==> flow/design.v <==
`timescale 100ns/1ns
module spi_master_cpol0_cpha0(clk, rst, go, sclk, mosi, miso, data_in, data_out, done);
	input clk;
	input rst;
	input go;
	input [7:0] data_in;
	input  miso;
	output [7:0] data_out;
	output done;
	output sclk;
	output mosi;
	wire [7:0] data_out;
	wire [2:0] state;
	wire done;
	wire sclk;
	wire mosi;
	reg [2:0] state_q, state_d;
	reg [2:0] counter_q, counter_d;
	reg [7:0] tx_data_q, tx_data_d;
	reg [7:0] rx_data_q, rx_data_d;
	reg sclk_q, sclk_d;
	reg mosi_q, mosi_d;
	reg done_q, done_d;
	assign sclk = sclk_q;
	assign mosi = mosi_q;
	assign data_out = rx_data_q;
	assign done = done_q;
	localparam
		IDLE       = 3'h1,
		TRANSFER_L = 3'h2,
		TRANSFER_H = 3'h3,
		DONE       = 3'h4;
	always @ (*) begin
		state_d = state_q;
		counter_d = counter_q;
		sclk_d = sclk_q;
		mosi_d = mosi_q;
		tx_data_d = tx_data_q;
		rx_data_d = rx_data_q;
		done_d = done_q;
		case (state_q)
			IDLE: begin
				sclk_d = 1'b0;
				mosi_d = 1'b0;
				counter_d = 8'h0;
				tx_data_d = 8'h00;
				rx_data_d = 8'h00;
				done_d = 1'b0;
				if (go == 1'b1) begin
					tx_data_d = data_in;
					state_d = TRANSFER_L;
				end
			end
			TRANSFER_L: begin
				sclk_d = 1'b0;
				mosi_d = tx_data_q[7];
				rx_data_d[0] = miso;
				state_d = TRANSFER_H;
			end
			TRANSFER_H: begin
				sclk_d = 1'b1;
				counter_d = counter_q + 1'b1;
				tx_data_d = tx_data_q << 1;
				rx_data_d = rx_data_q << 1;
				if (counter_q == 3'h7) begin
					state_d = DONE;
				end else begin
					state_d = TRANSFER_L;
				end
			end
			DONE: begin
				done_d = 1'b1;
				sclk_d = 1'b0;
				mosi_d = 1'b0;
				state_d = IDLE;
			end
		endcase
	end
	always @ (posedge clk) begin
		if (rst) begin
			state_q <= IDLE;
			counter_q <= 3'h0;
			tx_data_q <= 8'h00;
			rx_data_q <= 8'h00;
			done_q <= 1'b0;
			sclk_q <= 1'b0;
			mosi_q <= 1'b0;
		end else begin
			state_q <= state_d;
			counter_q <= counter_d;
			tx_data_q <= tx_data_d;
			rx_data_q <= rx_data_d;
			done_q <= done_d;
			sclk_q <= sclk_d;
			mosi_q <= mosi_d;
		end
	end
endmodule
From RTL to reports: spi_master_cpol0_cpha0
Tool output for the design above, in the order of the flow. Lines are those of the file above, counted from 1. Cell names lack the library's common part. A cell with n/a has no value.

Design top: spi_master_cpol0_cpha0. Clock input: clk. Standard-cell library: sky130hd. Timing corner: tt_025C_1v80.

After elaboration
Yosys after proc, flatten, opt, wreduce and memory -nomap, before mapping. Memory bits, and registers merged into a memory's read port (data or address), are not among the register bits. Print and check cells are not counted.

For eq/ne operators the number is 6. Under reduce/logical cells stands 10. $add $sub $neg: 1. The figure for muxes and demuxes is 11.

Operators with widths (number): 8-bit parallel mux with 2-bit select (1); 7-bit parallel mux with 2-bit select (1); 3-bit parallel mux with 4-bit select (1); 2-bit nonzero test (5); 8-bit two-way mux (1); 1-bit parallel mux with 2-bit select (4); 3-bit by 2-bit == test with 1-bit output (second input constant) (2); 3-bit == test (second input constant) (2); 3-bit parallel mux with 2-bit select (1); 3-bit two-way mux (2); 2-bit OR reduction (2); 4-bit nonzero test (1); 3-bit by 1-bit adder with 3-bit output (second input constant) (1); 3-bit by 1-bit == test with 1-bit output (second input constant) (1); 3-bit OR reduction (1); 2-bit != test (second input constant) (1); 2-bit AND reduction (1).

For output and inout port bits the number is 11. Under bits in registers stands 25. The entry for word-level cells reads 36.

Depth
Yosys ltp: most cells in a row. Word level: on the elaborated netlist, between registers, memories and ports. Mapped: between sequential cells and ports; inverters and the memories' decode and read muxes count.

Word-level depth: 3. Under ABC_AREA stands 0. For gate-level depth with buffers the number is 4.

Synthesis result
Source: synth_stat.txt of the flow (Yosys; design flattened, memories mapped). It holds for the ABC_AREA given above (unset counts as 0); a run with the other value may have another netlist.

For flip-flop cells the number is 26. For synthesis area the number is 1082.3 sq um. Buffers: 10. The entry for area of sequential cells reads 520.5 sq um. The entry for mapped cells reads 117.

Cell types: dfxtp_1 (number 26, area in all 520.499 sq um); or3b_1 (number 10, area in all 87.584 sq um); nand2b_1 (number 11, area in all 68.816 sq um); a311oi_1 (number 7, area in all 61.309 sq um); a21oi_1 (number 12, area in all 60.058 sq um); nor2b_1 (number 8, area in all 50.048 sq um); nand3_1 (number 8, area in all 40.038 sq um); nand2_1 (number 10, area in all 37.536 sq um); buf_2 (number 5, area in all 25.024 sq um); ha_1 (number 2, area in all 25.024 sq um); mux2i_1 (number 2, area in all 20.019 sq um); clkbuf_1 (number 4, area in all 15.014 sq um); nor4_1 (number 2, area in all 12.512 sq um); buf_6 (number 1, area in all 11.261 sq um); inv_1 (number 3, area in all 11.261 sq um); nor4b_1 (number 1, area in all 8.758 sq um); a211oi_1 (number 1, area in all 7.507 sq um); nor2_1 (number 2, area in all 7.507 sq um).

Not listed: further types 2, cells in them 2.

Path before layout
OpenSTA on the mapped netlist: ideal clock, no wires. The path of least setup slack (recovery checks aside). Input and output delay are each 20% of the period. Register names are those of the netlist, which keeps one name where synthesis merged equal registers.

Kind: input to register. Start point: in rst. End point: reg state_q. The entry for slack reads 0.757 ns. Under launch time at the first pin stands 0.358 ns. Delay of the path: 0.674 ns. The figure for setup time is 0.130 ns. External input delay: 0.358 ns. For stages the number is 3. The figure for data arrival time is 0.902 ns. For period the number is 1.79 ns. The entry for synthesis period reached reads 1.033 ns.

"delay of the path" is the arrival time less input delay plus setup time. "stages": output pins that drive a net of the path, with the launching flip-flop's if there is one; two outputs of one cell count as two. "synthesis period reached" is the clock period less the worst setup slack; recovery checks do not enter. This is arithmetic on one report: input and output delays are still those of the set period (20% each). Where an end lacks its bit number, it is one bit of the signal, or one of the new flip-flops if synthesis recoded a state register.

Path through: clkbuf_1 clkbuf_1 nor3b_1.

Ends and longest elaborated chain, after synthesis: start: declaration (RTL line 4) `input rst;`; end: assignment (RTL line 81) `state_q <= IDLE;`; end: assignment (RTL line 89) `state_q <= state_d;`; end: declaration (RTL line 17) `reg [2:0] state_q, state_d;`.

Chain of elaborated cells between the ends: none given.

Path in the finished layout
From the final timing report of run 1: the path of least setup slack in the routed layout; clock arrival at registers is part of the times.

Kind: register to register. Start point: reg state_q. End point: reg rx_data_q[3]. The figure for data arrival time is 1.34 ns. For stages the number is 3. Under launch time at the first pin stands 0.33 ns. The entry for slack reads -0.33 ns. The figure for setup time is 0.06 ns. For period the number is 0.747 ns.

Where an end lacks its bit number, it is one bit of the signal, or one of the new flip-flops if synthesis recoded a state register.

Path through: dfxtp_4 or3b_1 a21oi_1.

Ends and longest elaborated chain, after layout: start: declaration (RTL line 17) `reg [2:0] state_q, state_d;`; start: assignment (RTL line 81) `state_q <= IDLE;`; start: assignment (RTL line 89) `state_q <= state_d;`; end: assignment (RTL line 84) `rx_data_q <= 8'h00;`; end: assignment (RTL line 92) `rx_data_q <= rx_data_d;`; end: declaration (RTL line 20) `reg [7:0] rx_data_q, rx_data_d;`.

Chain of elaborated cells between the ends: none given.

Subject: spi_master_cpol0_cpha0 on sky130hd, stored results

Hello all,

Settings and measured results of 2 stored flow runs for module spi_master_cpol0_cpha0 (sky130hd), not sorted in any way. The constraints put input and output delay at 20% of the set period each and load the outputs with 0.01 pF. "clock period reached" = clock period - worst setup slack. The figure is calculated, with input and output delays left at 20% of the set period. "total power of the final layout" is the tool's figure for a default switching activity; nothing was simulated.

Files of run 1:
==> flow/run.sh <==
#!/bin/bash
# the make line also repeats the synthesis and layout settings of config.mk as NAME=value (left out here)
make -C /OpenROAD-flow-scripts/flow DESIGN_CONFIG=/design/flow/config.mk WORK_HOME=/design/flow/orfs CLKGATE_MAP_FILE= finish
==> flow/config.mk <==
export PLATFORM = sky130hd
export DESIGN_NAME = spi_master_cpol0_cpha0
export DESIGN_NICKNAME = spi_master_cpol0_cpha0
export VERILOG_FILES = /design/flow/design.v
export SDC_FILE = /design/flow/constraint.sdc
export NUM_CORES = 4
export LEC_CHECK = 0
export CAP_MARGIN = 20
export CORE_MARGIN = 2
export CORE_UTILIZATION = 40
export SLEW_MARGIN = 20
==> flow/constraint.sdc <==
create_clock -name core_clock -period 0.747 [get_ports {clk}]
set_input_delay 0.1494 -clock core_clock [delete_from_list [all_inputs] [get_ports {clk}]]
set_output_delay 0.1494 -clock core_clock [all_outputs]
set_load 0.01 [all_outputs]

Results of run 1. The total power of the final layout is 2,757 uW. The setup slack of the worst path is -0.332 ns. The clock period reached is 1.079 ns. The measured netlist area reported by Yosys is 1,082.3 sq um. The measured standard-cell area after layout is 1,645.3 sq um. The die footprint stands at 3,137.7 sq um. For the post-layout utilization the run shows 65.2 %. The measured worst hold slack in the final report is 0.392 ns. The post-route setup TNS comes to -8.356 ns.

Files of run 2:
==> flow/run.sh <==
#!/bin/bash
# the make line also repeats the synthesis and layout settings of config.mk as NAME=value (left out here)
make -C /OpenROAD-flow-scripts/flow DESIGN_CONFIG=/design/flow/config.mk WORK_HOME=/design/flow/orfs CLKGATE_MAP_FILE= finish
==> flow/config.mk <==
export PLATFORM = sky130hd
export DESIGN_NAME = spi_master_cpol0_cpha0
export DESIGN_NICKNAME = spi_master_cpol0_cpha0
export VERILOG_FILES = /design/flow/design.v
export SDC_FILE = /design/flow/constraint.sdc
export NUM_CORES = 4
export LEC_CHECK = 0
export CAP_MARGIN = 40
export CORE_MARGIN = 2
export CORE_UTILIZATION = 21
export CTS_CLUSTER_SIZE = 92
export GPL_ROUTABILITY_DRIVEN = 0
export GPL_TIMING_DRIVEN = 1
export MAX_ROUTING_LAYER = met4
export MIN_ROUTING_LAYER = met2
export PLACE_DENSITY = 0.62
export SLEW_MARGIN = 20
export TNS_END_PERCENT = 45
==> flow/constraint.sdc <==
create_clock -name core_clock -period 0.787 [get_ports {clk}]
set_input_delay 0.1574 -clock core_clock [delete_from_list [all_inputs] [get_ports {clk}]]
set_output_delay 0.1574 -clock core_clock [all_outputs]
set_load 0.01 [all_outputs]

Results of run 2. The total power of the final layout is 2,839 uW. The setup slack of the worst path is -0.311 ns. The clock period reached is 1.098 ns. The measured netlist area reported by Yosys is 1,082.3 sq um. The measured standard-cell area after layout is 1,746.7 sq um. The die footprint stands at 5,744.1 sq um. For the post-layout utilization the run shows 34.6 %. The measured worst hold slack in the final report is 0.165 ns. The post-route setup TNS comes to -6.618 ns.

Thanks
